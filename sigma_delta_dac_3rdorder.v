==> flow/design.v <==
module sigma_delta_dac_3rdorder(
  input clk,
  input reset_n,
  input [15:0] d, 
  output reg q
);
wire clk_ena=1'b1;
wire [23:0] w_data_in_p0;
wire [23:0] w_data_err_p0;
wire [23:0] w_data_int_p0;
reg  [23:0] r_data_fwd_p1;
assign w_data_in_p0  = { {5{!d[15]}}, d[14:0],4'b0 };
assign w_data_err_p0 = w_data_in_p0 - w_data_qt_p2;
assign w_data_int_p0 = { {3{w_data_err_p0[23]}}, w_data_err_p0[22:2] }  
                     + r_data_fwd_p1;
always @(negedge reset_n or posedge clk)
  if (!reset_n)
    r_data_fwd_p1 <= 24'd0;
  else if (clk_ena)
    r_data_fwd_p1 <= w_data_int_p0;
wire [23:0] w_data_fb1_p1;
wire [23:0] w_data_fb2_p1;
wire [23:0] w_data_lpf_p1;
reg  [23:0] r_data_lpf_p2;
assign w_data_fb1_p1 = { {3{r_data_fwd_p1[23]}}, r_data_fwd_p1[22:2] }  
                     - { {3{w_data_qt_p2[23]}},  w_data_qt_p2[22:2] };  
assign w_data_fb2_p1 = w_data_fb1_p1
                     - { {14{r_data_fwd_p2[23]}}, r_data_fwd_p2[22:13] };  
assign w_data_lpf_p1 = w_data_fb2_p1 + r_data_lpf_p2;
always @(negedge reset_n or posedge clk)
  if (!reset_n)
    r_data_lpf_p2 <= 24'd0;
  else if (clk_ena)
    r_data_lpf_p2 <= w_data_lpf_p1;
wire [23:0] w_data_fb3_p1;
wire [23:0] w_data_int_p1;
reg  [23:0] r_data_fwd_p2;
assign w_data_fb3_p1 = { {2{w_data_lpf_p1[23]}}, w_data_lpf_p1[22:1] }  
                     - { {2{w_data_qt_p2[23]}},  w_data_qt_p2[22:1] };  
assign w_data_int_p1 = w_data_fb3_p1 + r_data_fwd_p2;
always @(negedge reset_n or posedge clk)
  if (!reset_n)
    r_data_fwd_p2 <= 24'd0;
  else if (clk_ena)
    r_data_fwd_p2 <= w_data_int_p1;
wire [23:0] w_data_qt_p2;
assign w_data_qt_p2 = (r_data_fwd_p2[23]) ? 24'hF00000 : 24'h100000;
always @(negedge reset_n or posedge clk)
  if (!reset_n)
    q <= 1'b0;
  else if (clk_ena)
    q <= ~r_data_fwd_p2[23];
endmodule
Reports on sigma_delta_dac_3rdorder. The steps from the RTL of sigma_delta_dac_3rdorder to its reports follow in flow order. Lines are those of the file above, counted from 1. Operators: Yosys type, input widths -> output width; for muxes data width and select width s. A cell with n/a has no value.

Top module: sigma_delta_dac_3rdorder. Clock: clk. Library: sky130hd. Library corner: tt_025C_1v80.

After elaboration. Yosys after proc, flatten, opt, wreduce and memory -nomap, before mapping. Enables and synchronous resets that opt folds into registers are not counted as muxes. Memory bits, and registers merged into a memory's read port (data or address), are not among the register bits. Print and check cells are not counted. Equal cells are merged and count once.

For register bits the number is 73. The entry for input port bits reads 18. The figure for output and inout port bits is 1. Elaborated cells: 14.

Under $add $sub $neg stands 7. The entry for multiplexer cells reads 1. The figure for bitwise operators is 1. For reduce/logical cells the number is 1.

Operators by type and width (count): $add 24x24->24 (3); $sub 23x11->24 (1); $sub 23x23->24 (1); $sub 24x24->24 (1); $mux 24 (1); $sub 22x22->23 (1); $not 1->1 (1); $logic_not 1->1 (1).

Depth. Depth = most cells in a row (Yosys ltp): at word level without a register or memory, in the mapped netlist without a sequential cell, where the memories' decode and read muxes count.

Under depth in word-level cells stands 6. For ABC_AREA the number is 0. Depth in mapped cells: 23. The entry for depth with buffers taken out reads 22.

After synthesis. The flow's flattened synthesis, as Yosys stat reports it; memories are mapped. The netlist is that of the ABC_AREA named above (0 if unset); the other value can give another one. The area totals of this step are shown rounded.

For cells in the netlist the number is 827. Synthesis area: 7187 um2. Sequential part of the area: 1777 um2. For mapped flip-flops the number is 71. For buffers the number is 16.

Cells by type: sky130_fd_sc_hd__dfrtp_1 (count 71, area in all 1.78E+03 um2); sky130_fd_sc_hd__ha_1 (count 109, area in all 1.36E+03 um2); sky130_fd_sc_hd__inv_1 (count 164, area in all 615.59 um2); sky130_fd_sc_hd__fa_1 (count 27, area in all 540.518 um2); sky130_fd_sc_hd__xnor2_1 (count 44, area in all 385.37 um2); sky130_fd_sc_hd__a21oi_1 (count 60, area in all 300.288 um2); sky130_fd_sc_hd__a21o_1 (count 34, area in all 255.245 um2); sky130_fd_sc_hd__xor2_1 (count 26, area in all 227.718 um2); sky130_fd_sc_hd__nand2_1 (count 51, area in all 191.434 um2); sky130_fd_sc_hd__nor2_1 (count 30, area in all 112.608 um2); sky130_fd_sc_hd__o21ai_0 (count 22, area in all 110.106 um2); sky130_fd_sc_hd__nand3_1 (count 17, area in all 85.082 um2); sky130_fd_sc_hd__o211ai_1 (count 11, area in all 82.579 um2); sky130_fd_sc_hd__o21a_1 (count 11, area in all 82.579 um2); sky130_fd_sc_hd__nand4_1 (count 11, area in all 68.816 um2); sky130_fd_sc_hd__nor3_1 (count 13, area in all 65.062 um2); sky130_fd_sc_hd__and2_1 (count 10, area in all 62.56 um2); sky130_fd_sc_hd__o21bai_1 (count 8, area in all 60.058 um2).

Not listed: further types 46, cells in them 108.

Path before layout. OpenSTA on the mapped netlist: ideal clock, no wires. The path of least setup slack (recovery checks aside). Input and output delay are each 20% of the period. Register names are those of the netlist, which keeps one name where synthesis merged equal registers.

Kind: flip-flop to flip-flop. From: register r_data_fwd_p2[23]. To: register r_data_fwd_p2[23]. Period: 5.38 ns. The entry for setup time reads 0.087 ns. The figure for time at the first pin is 0.000 ns. For arrival time the number is 5.056 ns. The figure for data required time is 5.293 ns. Path slack: 0.237 ns. Path delay: 5.143 ns. For stages on the path the number is 23. Under path buffers stands 1. The figure for period reached after synthesis is 5.143 ns.

"path delay" is the arrival time less input delay plus setup time. "stages on the path" counts driving pins, that of a launching flip-flop among them; a cell with two outputs on the path counts twice. "period reached after synthesis" = period - worst setup slack (recovery checks aside). The figure is calculated, with input and output delays left at 20% of the set period. The rows between start and end are the longest chain of elaborated cells between them; the timing report does not say that the signal goes this way. Where chains are equally long, one stands for them. A line is the first line of the expression or statement that the cell stems from. Yosys adds cells for indexed reads and writes and turns some case tables into memories.

Cell sequence: sky130_fd_sc_hd__dfrtp_1 -> sky130_fd_sc_hd__inv_1 -> sky130_fd_sc_hd__ha_1 -> sky130_fd_sc_hd__inv_1 -> sky130_fd_sc_hd__fa_1 -> sky130_fd_sc_hd__inv_1 -> sky130_fd_sc_hd__ha_1 -> sky130_fd_sc_hd__buf_6 -> sky130_fd_sc_hd__a21o_1 -> sky130_fd_sc_hd__a21o_1 -> sky130_fd_sc_hd__a21o_1 -> sky130_fd_sc_hd__or3b_1 -> sky130_fd_sc_hd__mux2_2 -> sky130_fd_sc_hd__nand2_1 -> sky130_fd_sc_hd__fa_1 -> sky130_fd_sc_hd__inv_1 -> sky130_fd_sc_hd__ha_1 -> sky130_fd_sc_hd__a21o_1 -> sky130_fd_sc_hd__a21o_1 -> sky130_fd_sc_hd__or2_2 -> sky130_fd_sc_hd__o31ai_1 -> sky130_fd_sc_hd__a211oi_1 -> sky130_fd_sc_hd__o211ai_1. Length of the longest elaborated chain: 6. The entry for elaborated cells between the ends (all ways) reads 6. The entry for RTL lines with such cells reads 6. Those cells by class: add/sub (5); mux (1).

Ends and longest elaborated chain, post-synthesis: start, declared (line 37) `reg  [23:0] r_data_fwd_p2;`; start, assigned (line 43) `r_data_fwd_p2 <= 24'd0;`; start, assigned (line 45) `r_data_fwd_p2 <= w_data_int_p1;`; $mux 24 (line 47) `assign w_data_qt_p2 = (r_data_fwd_p2[23]) ? 24'hF00000 : 24'h100000;`; $sub 22x22->23 (line 25) `assign w_data_fb1_p1 = { {3{r_data_fwd_p1[23]}}, r_data_fwd_p1[22:2] }`; $sub 23x11->24 (line 27) `assign w_data_fb2_p1 = w_data_fb1_p1`; $add 24x24->24 (line 29) `assign w_data_lpf_p1 = w_data_fb2_p1 + r_data_lpf_p2;`; $sub 23x23->24 (line 38) `assign w_data_fb3_p1 = { {2{w_data_lpf_p1[23]}}, w_data_lpf_p1[22:1] }`; $add 24x24->24 (line 40) `assign w_data_int_p1 = w_data_fb3_p1 + r_data_fwd_p2;`; end, assigned (line 43); end, assigned (line 45); end, declared (line 37).

Worst path after layout. Path of least setup slack in the final report of record 1 (OpenROAD, finished layout, wires in). Where an end is a register, its clock arrival counts in the times.

Kind: flip-flop to flip-flop. From: register r_data_fwd_p2[13]. To: register r_data_fwd_p2[15]. Period: 3.47 ns. The entry for setup time reads 0.12 ns. The figure for time at the first pin is 0.35 ns. For arrival time the number is 4.82 ns. The figure for data required time is 3.70 ns. Path slack: -1.13 ns. For stages on the path the number is 28. Under path buffers stands 6.

The rows between start and end are the longest chain of elaborated cells between them; the timing report does not say that the signal goes this way. Where chains are equally long, one stands for them.

Cell sequence: sky130_fd_sc_hd__dfrtp_1 -> sky130_fd_sc_hd__ha_4 -> sky130_fd_sc_hd__fa_1 -> sky130_fd_sc_hd__inv_1 -> sky130_fd_sc_hd__ha_2 -> sky130_fd_sc_hd__inv_2 -> sky130_fd_sc_hd__fa_2 -> sky130_fd_sc_hd__nor2b_2 -> sky130_fd_sc_hd__o21ai_2 -> sky130_fd_sc_hd__a21oi_2 -> sky130_fd_sc_hd__buf_6 -> sky130_fd_sc_hd__buf_6 -> sky130_fd_sc_hd__buf_6 -> sky130_fd_sc_hd__buf_6 -> sky130_fd_sc_hd__nor2_4 -> sky130_fd_sc_hd__xnor2_2 -> sky130_fd_sc_hd__inv_1 -> sky130_fd_sc_hd__ha_1 -> sky130_fd_sc_hd__inv_2 -> sky130_fd_sc_hd__ha_4 -> sky130_fd_sc_hd__buf_6 -> sky130_fd_sc_hd__o21a_1 -> sky130_fd_sc_hd__nor2_4 -> sky130_fd_sc_hd__buf_6 -> sky130_fd_sc_hd__nor3_4 -> sky130_fd_sc_hd__a21oi_4 -> sky130_fd_sc_hd__o21ai_2 -> sky130_fd_sc_hd__xor2_1. Length of the longest elaborated chain: 4. The entry for elaborated cells between the ends (all ways) reads 4. The entry for RTL lines with such cells reads 4. Those cells by class: add/sub (4).

Ends and longest elaborated chain, post-layout: start, declared (line 37) `reg  [23:0] r_data_fwd_p2;`; start, assigned (line 43) `r_data_fwd_p2 <= 24'd0;`; start, assigned (line 45) `r_data_fwd_p2 <= w_data_int_p1;`; $sub 23x11->24 (line 27) `assign w_data_fb2_p1 = w_data_fb1_p1`; $add 24x24->24 (line 29) `assign w_data_lpf_p1 = w_data_fb2_p1 + r_data_lpf_p2;`; $sub 23x23->24 (line 38) `assign w_data_fb3_p1 = { {2{w_data_lpf_p1[23]}}, w_data_lpf_p1[22:1] }`; $add 24x24->24 (line 40) `assign w_data_int_p1 = w_data_fb3_p1 + r_data_fwd_p2;`; end, assigned (line 43); end, assigned (line 45); end, declared (line 37).

Nets of the timed path that keep an RTL name, with a line that drives or declares them; the list need not be complete.

Named nets, post-layout (line): w_data_lpf_p1[6] (29).

Measured data: module sigma_delta_dac_3rdorder, platform sky130hd, 2 stored runs of the flow under differing settings, order arbitrary. Input and output delays are each 20% of the period that was set; the output load is 0.01 pF. "achieved clock period": clock period set for the run, less the worst setup slack. It is reckoned from that one timing run; input and output delays stay at 20% of the period that was set. "worst setup path time": the worst setup path's part of the clock period (all of it between registers, 20% less for each end at a port) less its slack. A launch clock that arrives late makes it longer, a capture clock that arrives late makes it shorter. Results are given in rounded form.

Files of record 1:
==> flow/run.sh <==
#!/bin/bash
# the make line also repeats the synthesis and layout settings of config.mk as NAME=value (left out here)
make -C /OpenROAD-flow-scripts/flow DESIGN_CONFIG=/design/flow/config.mk WORK_HOME=/design/flow/orfs CLKGATE_MAP_FILE= finish
==> flow/config.mk <==
export PLATFORM = sky130hd
export DESIGN_NAME = sigma_delta_dac_3rdorder
export DESIGN_NICKNAME = sigma_delta_dac_3rdorder
export VERILOG_FILES = /design/flow/design.v
export SDC_FILE = /design/flow/constraint.sdc
export NUM_CORES = 4
export LEC_CHECK = 0
export CAP_MARGIN = 20
export CORE_MARGIN = 2
export CORE_UTILIZATION = 40
export SLEW_MARGIN = 20
==> flow/constraint.sdc <==
create_clock -name core_clock -period 3.47 [get_ports {clk}]
set_input_delay 0.6940 -clock core_clock [delete_from_list [all_inputs] [get_ports {clk}]]
set_output_delay 0.6940 -clock core_clock [all_outputs]
set_load 0.01 [all_outputs]

Results of record 1. For the achieved clock period the run shows 4.598 ns. The overall die area stands at 19060 um2. The std-cell area (final layout) reads 10910 um2. The utilization comes to 61.4%. The chip area after synthesis (Yosys) is 7187 um2. The post-route setup TNS is -17.85 ns. The worst setup path time stands at 4.60 ns. Critical path kind: flip-flop to flip-flop. The worst setup slack after layout reads -1.128 ns.

Files of record 2:
==> flow/run.sh <==
#!/bin/bash
# the make line also repeats the synthesis and layout settings of config.mk as NAME=value (left out here)
make -C /OpenROAD-flow-scripts/flow DESIGN_CONFIG=/design/flow/config.mk WORK_HOME=/design/flow/orfs CLKGATE_MAP_FILE= finish
==> flow/config.mk <==
export PLATFORM = sky130hd
export DESIGN_NAME = sigma_delta_dac_3rdorder
export DESIGN_NICKNAME = sigma_delta_dac_3rdorder
export VERILOG_FILES = /design/flow/design.v
export SDC_FILE = /design/flow/constraint.sdc
export NUM_CORES = 4
export LEC_CHECK = 0
export ABC_AREA = 0
export CAP_MARGIN = 20
export CORE_MARGIN = 7
export CORE_UTILIZATION = 18
export CTS_CLUSTER_DIAMETER = 324
export PLACE_DENSITY_LB_ADDON = 0.15
export SETUP_SLACK_MARGIN = 1.02
export SLEW_MARGIN = 40
==> flow/constraint.sdc <==
create_clock -name core_clock -period 7.07 [get_ports {clk}]
set_input_delay 1.4140 -clock core_clock [delete_from_list [all_inputs] [get_ports {clk}]]
set_output_delay 1.4140 -clock core_clock [all_outputs]
set_load 0.01 [all_outputs]

Results of record 2. For the achieved clock period the run shows 5.448 ns. The overall die area stands at 45720 um2. The std-cell area (final layout) reads 8245 um2. The utilization comes to 20.8%. The chip area after synthesis (Yosys) is 7187 um2. The post-route setup TNS is 0.000 ns. The worst setup path time stands at 5.45 ns. Critical path kind: flip-flop to flip-flop. The worst setup slack after layout reads 1.622 ns.
