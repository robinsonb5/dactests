==> flow/design.v <==
module random_dac #(parameter signalwidth=16)
(
   input clk,
   input reset_n,
   input [signalwidth-1:0] d,
   output q
);
reg q_reg;
assign q=q_reg;
wire [31:0] noise;
lfsr #(.width(32)) mylfsr
(
	.clk(clk),
	.reset_n(reset_n),
	.e(1'b1),
	.save(1'b0),
	.restore(1'b0),
	.q(noise)
);
reg [signalwidth:0] sigma;
always @(posedge clk or negedge reset_n) begin
   if(!reset_n) begin
      q_reg <= 1'b0;
   end else begin
			sigma<=noise[signalwidth-1:0]+d;
      q_reg <= sigma[signalwidth];
   end
end
endmodule
module lfsr #(parameter width=128, parameter seed=123456789) 
(
	input clk,
	input reset_n,
	input e,
	input save,
	input restore,
	output [width-1:0] q
);
reg [width-1:0] shift;
reg [width-1:0] saved;
reg [7:0] tap1=tap(width);
function [7:0] tap(input [7:0] w);
	case(w)
		 3:	tap=2;
		 4:	tap=3;
		 5:	tap=3;
		 6:	tap=5;
		 7:	tap=6;
		 8:	tap=6;
		 9:	tap=5;
		10:	tap=7;
		11:	tap=9;
		12:	tap=6;
		13:	tap=4;
		14:	tap=5;
		15:	tap=14;
		16:	tap=15;
		17:	tap=14;
		18:	tap=11;
		19:	tap=6;
		20:	tap=17;
		21:	tap=19;
		22:	tap=21;
		23:	tap=18;
		24:	tap=23;
		25:	tap=22;
		26:	tap=6;
		27:	tap=5;
		28:	tap=25;
		29:	tap=27;
		30:	tap=6;
		31:	tap=28;
		32:	tap=22;
		33:	tap=20;
		34:	tap=27;
		35:	tap=33;
		36:	tap=25;
		37:	tap=5;
		39:	tap=35;
		40:	tap=38;
		41:	tap=38;
		42:	tap=41;
		43:	tap=42;
		45:	tap=44;
		46:	tap=45;
		47:	tap=42;
		48:	tap=47;
		49:	tap=40;
		50:	tap=49;
		51:	tap=50;
		52:	tap=49;
		53:	tap=52;
		54:	tap=53;
		55:	tap=31;
		56:	tap=55;
		57:	tap=50;
		58:	tap=39;
		59:	tap=58;
		60:	tap=59;
		61:	tap=60;
		62:	tap=61;
		63:	tap=62;
		64:	tap=63;
		65:	tap=47;
		66:	tap=65;
		67:	tap=66;
		68:	tap=59;
		69:	tap=67;
		70:	tap=69;
		71:	tap=65;
		72:	tap=66;
		73:	tap=48;
		74:	tap=73;
		75:	tap=74;
		76:	tap=75;
		77:	tap=76;
		78:	tap=77;
		79:	tap=70;
		80:	tap=79;
		81:	tap=77;
		82:	tap=79;
		83:	tap=82;
		84:	tap=71;
		85:	tap=84;
		86:	tap=85;
		87:	tap=74;
		88:	tap=87;
		89:	tap=51;
		90:	tap=89;
		91:	tap=90;
		92:	tap=91;
		93:	tap=91;
		94:	tap=73;
		95:	tap=84;
		96:	tap=94;
		97:	tap=91;
		98:	tap=87;
		99:	tap=97;
		100:	tap=64;
		101:	tap=100;
		102:	tap=101;
		103:	tap=94;
		104:	tap=103;
		105:	tap=89;
		106:	tap=91;
		107:	tap=105;
		108:	tap=77;
		109:	tap=108;
		110:	tap=109;
		111:	tap=101;
		112:	tap=110;
		113:	tap=104;
		114:	tap=113;
		115:	tap=114;
		116:	tap=115;
		117:	tap=115;
		118:	tap=85;
		119:	tap=111;
		120:	tap=113;
		121:	tap=103;
		122:	tap=121;
		123:	tap=121;
		124:	tap=87;
		125:	tap=124;
		126:	tap=125;
		127:	tap=126;
		128:	tap=126;
		default: tap=-1;  
	endcase
endfunction
wire [7:0] tap2;
wire [7:0] tap3;
reg [15:0] twotap_tmp=twotaps(width);
assign tap2=twotap_tmp[15:8];
assign tap3=twotap_tmp[7:0];
function [15:0] twotaps(input [7:0] w);
	case(w)
		8: 	begin 	twotaps[15:8]=5;	twotaps[7:0]=4;	end
		12:	begin 	twotaps[15:8]=4;	twotaps[7:0]=1;	end
		13:	begin 	twotaps[15:8]=3;	twotaps[7:0]=1;	end
		14:	begin 	twotaps[15:8]=3;	twotaps[7:0]=1;	end
		15:	begin		twotaps[15:8]=1;	twotaps[7:0]=1;	end
		16:	begin 	twotaps[15:8]=13;	twotaps[7:0]=4;	end
		19:	begin 	twotaps[15:8]=2;	twotaps[7:0]=1;	end
		24:	begin 	twotaps[15:8]=22;	twotaps[7:0]=17;	end
		26:	begin 	twotaps[15:8]=2;	twotaps[7:0]=1;	end
		27:	begin 	twotaps[15:8]=2;	twotaps[7:0]=1;	end
		32:	begin 	twotaps[15:8]=2;	twotaps[7:0]=1;	end
		37:	begin 	twotaps[15:8]=4;	twotaps[7:0]=3;	end
		40:	begin 	twotaps[15:8]=21;	twotaps[7:0]=19;	end
		42:	begin 	twotaps[15:8]=20;	twotaps[7:0]=19;	end
		43:	begin 	twotaps[15:8]=38;	twotaps[7:0]=37;	end
		44:	begin 	twotaps[15:8]=18;	twotaps[7:0]=17;	end
		45:	begin 	twotaps[15:8]=42;	twotaps[7:0]=41;	end
		46:	begin 	twotaps[15:8]=26;	twotaps[7:0]=25;	end
		48:	begin 	twotaps[15:8]=21;	twotaps[7:0]=20;	end
		50:	begin 	twotaps[15:8]=24;	twotaps[7:0]=23;	end
		51:	begin 	twotaps[15:8]=36;	twotaps[7:0]=35;	end
		53:	begin 	twotaps[15:8]=38;	twotaps[7:0]=37;	end
		54:	begin 	twotaps[15:8]=18;	twotaps[7:0]=17;	end
		56:	begin 	twotaps[15:8]=35;	twotaps[7:0]=34;	end
		59:	begin 	twotaps[15:8]=38;	twotaps[7:0]=37;	end
		61:	begin 	twotaps[15:8]=46;	twotaps[7:0]=45;	end
		62:	begin 	twotaps[15:8]=6;	twotaps[7:0]=5;	end
		64:	begin 	twotaps[15:8]=61;	twotaps[7:0]=60;	end
		66:	begin 	twotaps[15:8]=57;	twotaps[7:0]=56;	end
		67:	begin 	twotaps[15:8]=58;	twotaps[7:0]=57;	end
		69:	begin 	twotaps[15:8]=42;	twotaps[7:0]=40;	end
		70:	begin 	twotaps[15:8]=55;	twotaps[7:0]=54;	end
		72:	begin 	twotaps[15:8]=25;	twotaps[7:0]=19;	end
		74:	begin 	twotaps[15:8]=59;	twotaps[7:0]=58;	end
		75:	begin 	twotaps[15:8]=65;	twotaps[7:0]=64;	end
		76:	begin 	twotaps[15:8]=41;	twotaps[7:0]=40;	end
		77:	begin 	twotaps[15:8]=47;	twotaps[7:0]=46;	end
		78:	begin 	twotaps[15:8]=59;	twotaps[7:0]=58;	end
		80:	begin 	twotaps[15:8]=43;	twotaps[7:0]=42;	end
		82:	begin 	twotaps[15:8]=47;	twotaps[7:0]=44;	end
		83:	begin 	twotaps[15:8]=38;	twotaps[7:0]=37;	end
		85:	begin 	twotaps[15:8]=58;	twotaps[7:0]=57;	end
		86:	begin 	twotaps[15:8]=74;	twotaps[7:0]=73;	end
		88:	begin 	twotaps[15:8]=17;	twotaps[7:0]=16;	end
		90:	begin 	twotaps[15:8]=72;	twotaps[7:0]=71;	end
		92:	begin 	twotaps[15:8]=80;	twotaps[7:0]=79;	end
		96:	begin 	twotaps[15:8]=49;	twotaps[7:0]=47;	end
		99:	begin 	twotaps[15:8]=54;	twotaps[7:0]=52;	end
		101:	begin 	twotaps[15:8]=95;	twotaps[7:0]=94;	end
		102:	begin 	twotaps[15:8]=36;	twotaps[7:0]=35;	end
		104:	begin 	twotaps[15:8]=94;	twotaps[7:0]=93;	end
		107:	begin 	twotaps[15:8]=44;	twotaps[7:0]=42;	end
		109:	begin 	twotaps[15:8]=103;	twotaps[7:0]=102;	end
		110:	begin 	twotaps[15:8]=98;	twotaps[7:0]=97;	end
		112:	begin 	twotaps[15:8]=69;	twotaps[7:0]=67;	end
		114:	begin 	twotaps[15:8]=33;	twotaps[7:0]=32;	end
		115:	begin 	twotaps[15:8]=101;	twotaps[7:0]=100;	end
		116:	begin 	twotaps[15:8]=46;	twotaps[7:0]=45;	end
		117:	begin 	twotaps[15:8]=99;	twotaps[7:0]=97;	end
		120:	begin 	twotaps[15:8]=9;	twotaps[7:0]=2;	end
		122:	begin 	twotaps[15:8]=63;	twotaps[7:0]=62;	end
		125:	begin 	twotaps[15:8]=18;	twotaps[7:0]=17;	end
		126:	begin 	twotaps[15:8]=90;	twotaps[7:0]=89;	end
		128:	begin 	twotaps[15:8]=101;	twotaps[7:0]=99;	end
		default:	begin  twotaps[15:8]=1;	twotaps[7:0]=1;	end
	endcase
endfunction
wire fourtaps = (tap2>1) ? 1'b1 : 1'b0;
wire [7:0] tap4=2;
wire [7:0] tap5=1;
wire sixtaps;
assign sixtaps = (width==37) ? 1'b1 : 1'b0;
wire [width-1:0] extendedseed;
genvar i;
generate
for(i=0;i<(width-1);i=i+32) begin : extendloop
	if((width-i)>=32)
		assign extendedseed[i+31:i]=seed;
	else
		assign extendedseed[width-1:i]=seed[width-i-1:0];
end
endgenerate
assign q=shift;
always @(posedge clk, negedge reset_n) begin
	if(!reset_n) begin
		shift<=extendedseed;
	end
	else begin
		if(save)
			saved<=shift;
		if(restore)
			shift<=saved;
		if(e) begin
			if(sixtaps) begin  
				shift<={shift[width-2:0],!shift[width-1]^!shift[tap1-1]^
					!shift[tap2-1]^!shift[tap3-1]^!shift[tap4-1]^!shift[tap5-1]};
			end else if(fourtaps) begin  
				shift<={shift[width-2:0],!shift[width-1]^!shift[tap1-1]^!shift[tap2-1]^!shift[tap3-1]};
			end else begin  
				shift<={shift[width-2:0],!shift[width-1]^!shift[tap1-1]};
			end
		end
	end
end
endmodule
# ---- Tool chain data of random_dac
# Tool output for the design above, in the order of the flow.
# Line numbers count from 1 in the design file above.
# Cell names lack the library's common part.
# Not given: n/a
dict set report setup {
  top {random_dac}
  clk_port {clk}
  lib {sky130hd}
  lib_corner {tt_025C_1v80}
}

# ---- Elaborated design
# Yosys after proc, flatten, opt, wreduce and memory -nomap, before mapping. Enables and synchronous resets that opt folds into registers are not counted as muxes. Memory bits, and registers merged into a memory's read port (data or address), are not among the register bits. Print and check cells are not counted. Equal cells are merged and count once.
dict set report word_totals {
  reg_bits 50
  in_bits 18
  out_inout_bits 1
}
dict set report classes {
  add_sub_neg 1
  bitwise 3
  n_reduce_logical 4
}
# cell count
set ops {}
lappend ops {{16-bit by 16-bit adder with 17-bit output} 1}
lappend ops {{1-bit zero test} 4}
lappend ops {{1-bit bitwise XOR} 3}

# ---- Logic depth
# Longest topological path by Yosys (ltp), each cell counted once; first at word level (registers and memories cut), then after technology mapping (sequential cells cut; the memories' decode and read muxes count).
dict set report depth {
  depth_word 4
  ABC_AREA 0
  ltp_mapped 5
  depth_no_buf 5
}

# ---- Mapped cells and area
# The flow's flattened synthesis, as Yosys stat reports it; memories are mapped. The netlist is that of the ABC_AREA named above (0 if unset); the other value can give another one.
# The area totals of this step are shown rounded.
# type count area_total_um2
set types {}
lappend types {dfrtp_1 17 425.408}
lappend types {dfstp_2 16 420.403}
lappend types {ha_1 15 187.68}
lappend types {edfxtp_1 1 30.029}
lappend types {a21oi_1 5 25.024}
lappend types {nand4_1 3 18.768}
lappend types {xnor2_1 2 17.517}
lappend types {a21o_1 2 15.014}
lappend types {nand3_1 3 15.014}
lappend types {o2bb2ai_1 1 8.758}
lappend types {xor2_1 1 8.758}
lappend types {a211oi_1 1 7.507}
lappend types {o21a_1 1 7.507}
lappend types {or4_1 1 7.507}
lappend types {nor4_1 1 6.256}
lappend types {nor3_1 1 5.005}
lappend types {o21ai_0 1 5.005}
lappend types {nand2_1 1 3.754}
dict set report synth_totals {
  cell_count 73
  yosys_area_um2 1215
  sequential_area_um2 875.8
  ffs 34
}
# The figures by module come from a second, unflattened synthesis with its own total; it is not the netlist above.
dict set report hier_totals {
  hier_cells 215
  area_unflattened_um2 2909
}
# Each row is one instance without its submodules.
# mod instances cells mod_area_um2
set by_module {}
lappend by_module {{lfsr (width=32)} 1 175 2534}
lappend by_module {random_dac 1 40 375.4}

# ---- Timing after synthesis
# OpenSTA on the mapped netlist: ideal clock, no wires. The path of least setup slack (recovery checks aside). Input and output delay are each 20% of the period. Register names are those of the netlist, which keeps one name where synthesis merged equal registers.
dict set report synth_path {
  path_type {register to register}
  start {register mylfsr.shift[2]}
  end {register sigma[16]}
  period_ns 1.94
  t_first_pin_ns 0.000
  t_arrival_ns 1.496
  required_time_ns 1.668
  setup_slack_ns 0.172
  path_delay_ns 1.768
  stages 6
  path_buffers 0
  synth_period_reached_ns 1.768
}
# "path_delay_ns" is the arrival time less input delay plus setup time.
# "stages" counts driving pins, that of a launching flip-flop among them; a cell with two outputs on the path counts twice.
# "synth_period_reached_ns" is the clock period less the worst setup slack; recovery checks do not enter. This is arithmetic on one report: input and output delays are still those of the set period (20% each).
# The rows between start and end are the longest chain of elaborated cells between them; the timing report does not say that the signal goes this way. Where chains are equally long, one stands for them.
# Each line given opens the expression or statement behind the cell; cells for indexed reads and writes are added by Yosys, which also makes memories of some case tables.
# At most two assigning lines are given for a register; there are more.
dict set report synth_between {
  cell_sequence {dfstp_2 ha_1 o21a_1 o2bb2ai_1 nor4_1 or4_1}
  elab_chain_cells 1
}
# item line
set synth_rtl {}
lappend synth_rtl {{from (decl)} 39} ;# reg [width-1:0] shift;
lappend synth_rtl {{from (assign)} 263} ;# shift<=extendedseed;
lappend synth_rtl {{from (assign)} 269} ;# shift<=saved;
lappend synth_rtl {{16-bit by 16-bit adder with 17-bit output} 25} ;# sigma<=noise[signalwidth-1:0]+d;
lappend synth_rtl {{to (assign)} 25}
lappend synth_rtl {{to (decl)} 20} ;# reg [signalwidth:0] sigma;

# ---- Worst path after layout
# Path of least setup slack in the final report of record 1 (OpenROAD, finished layout, wires in). Where an end is a register, its clock arrival counts in the times.
dict set report layout_path {
  path_type {input to register}
  start {input d[2]}
  end {register sigma[16]}
  period_ns 2.54
  in_delay_ns 0.51
  t_first_pin_ns 0.51
  t_arrival_ns 2.09
  required_time_ns 2.60
  setup_slack_ns 0.52
  stages 6
  path_buffers 1
}
# The rows between start and end are the longest chain of elaborated cells between them; the timing report does not say that the signal goes this way. Where chains are equally long, one stands for them.
dict set report layout_between {
  cell_sequence {clkdlybuf4s50_1 ha_1 o21a_1 o2bb2ai_1 nor4_1 or4_1}
  elab_chain_cells 1
}
# item line
set layout_rtl {}
lappend layout_rtl {{from (decl)} 5} ;# input [signalwidth-1:0] d,
lappend layout_rtl {{16-bit by 16-bit adder with 17-bit output} 25} ;# sigma<=noise[signalwidth-1:0]+d;
lappend layout_rtl {{to (assign)} 25}
lappend layout_rtl {{to (decl)} 20} ;# reg [signalwidth:0] sigma;

; random_dac through Yosys and OpenROAD on sky130hd: 2 stored runs, unordered, with their settings and measured results. The constraints put input and output delay at 20% of the set period each and load the outputs with 0.01 pF.
; "achievedPeriod_ns" is the run's clock period less its worst setup slack. It is reckoned from that one timing run; input and output delays stay at 20% of the period that was set.
; "worst_path_ns": the worst setup path's part of the clock period (all of it between registers, 20% less for each end at a port) less its slack. A launch clock that arrives late makes it longer, a capture clock that arrives late makes it shorter.
; "totalPower_uw" is the tool's figure for a default switching activity; nothing was simulated.
; Values from the reports are rounded here.

[record 1: settings]
period_ns = 2.54
CAP_MARGIN = 20
CORE_MARGIN = 2
CORE_UTILIZATION = 40
SLEW_MARGIN = 20
[record 1: results]
setup_ws_ns = 0.515
layout_utilization_pct = 53.1
achievedPeriod_ns = 2.025
worst_path_ns = 1.52
critical_path_kind = input to register
post_synth_area_um2 = 1215
finish.stdcell_area_um2 = 1501
dieArea_um2 = 3494
totalPower_uw = 895.2
tns_setup_ns = 0.000

[record 2: settings]
period_ns = 1.99
CORE_UTILIZATION = 61
SETUP_SLACK_MARGIN = 0.23
PLACE_DENSITY_LB_ADDON = 0.27
CORE_MARGIN = 4
TNS_END_PERCENT = 40
ABC_AREA = 1
GPL_ROUTABILITY_DRIVEN = 1
CTS_CLUSTER_SIZE = 83
MAX_ROUTING_LAYER = met5
CAP_MARGIN = 20
SLEW_MARGIN = 20
[record 2: results]
setup_ws_ns = 0.420
layout_utilization_pct = 77.5
achievedPeriod_ns = 1.570
worst_path_ns = 1.17
critical_path_kind = register to output
post_synth_area_um2 = 1235
finish.stdcell_area_um2 = 1505
dieArea_um2 = 2808
totalPower_uw = 1107
tns_setup_ns = 0.000
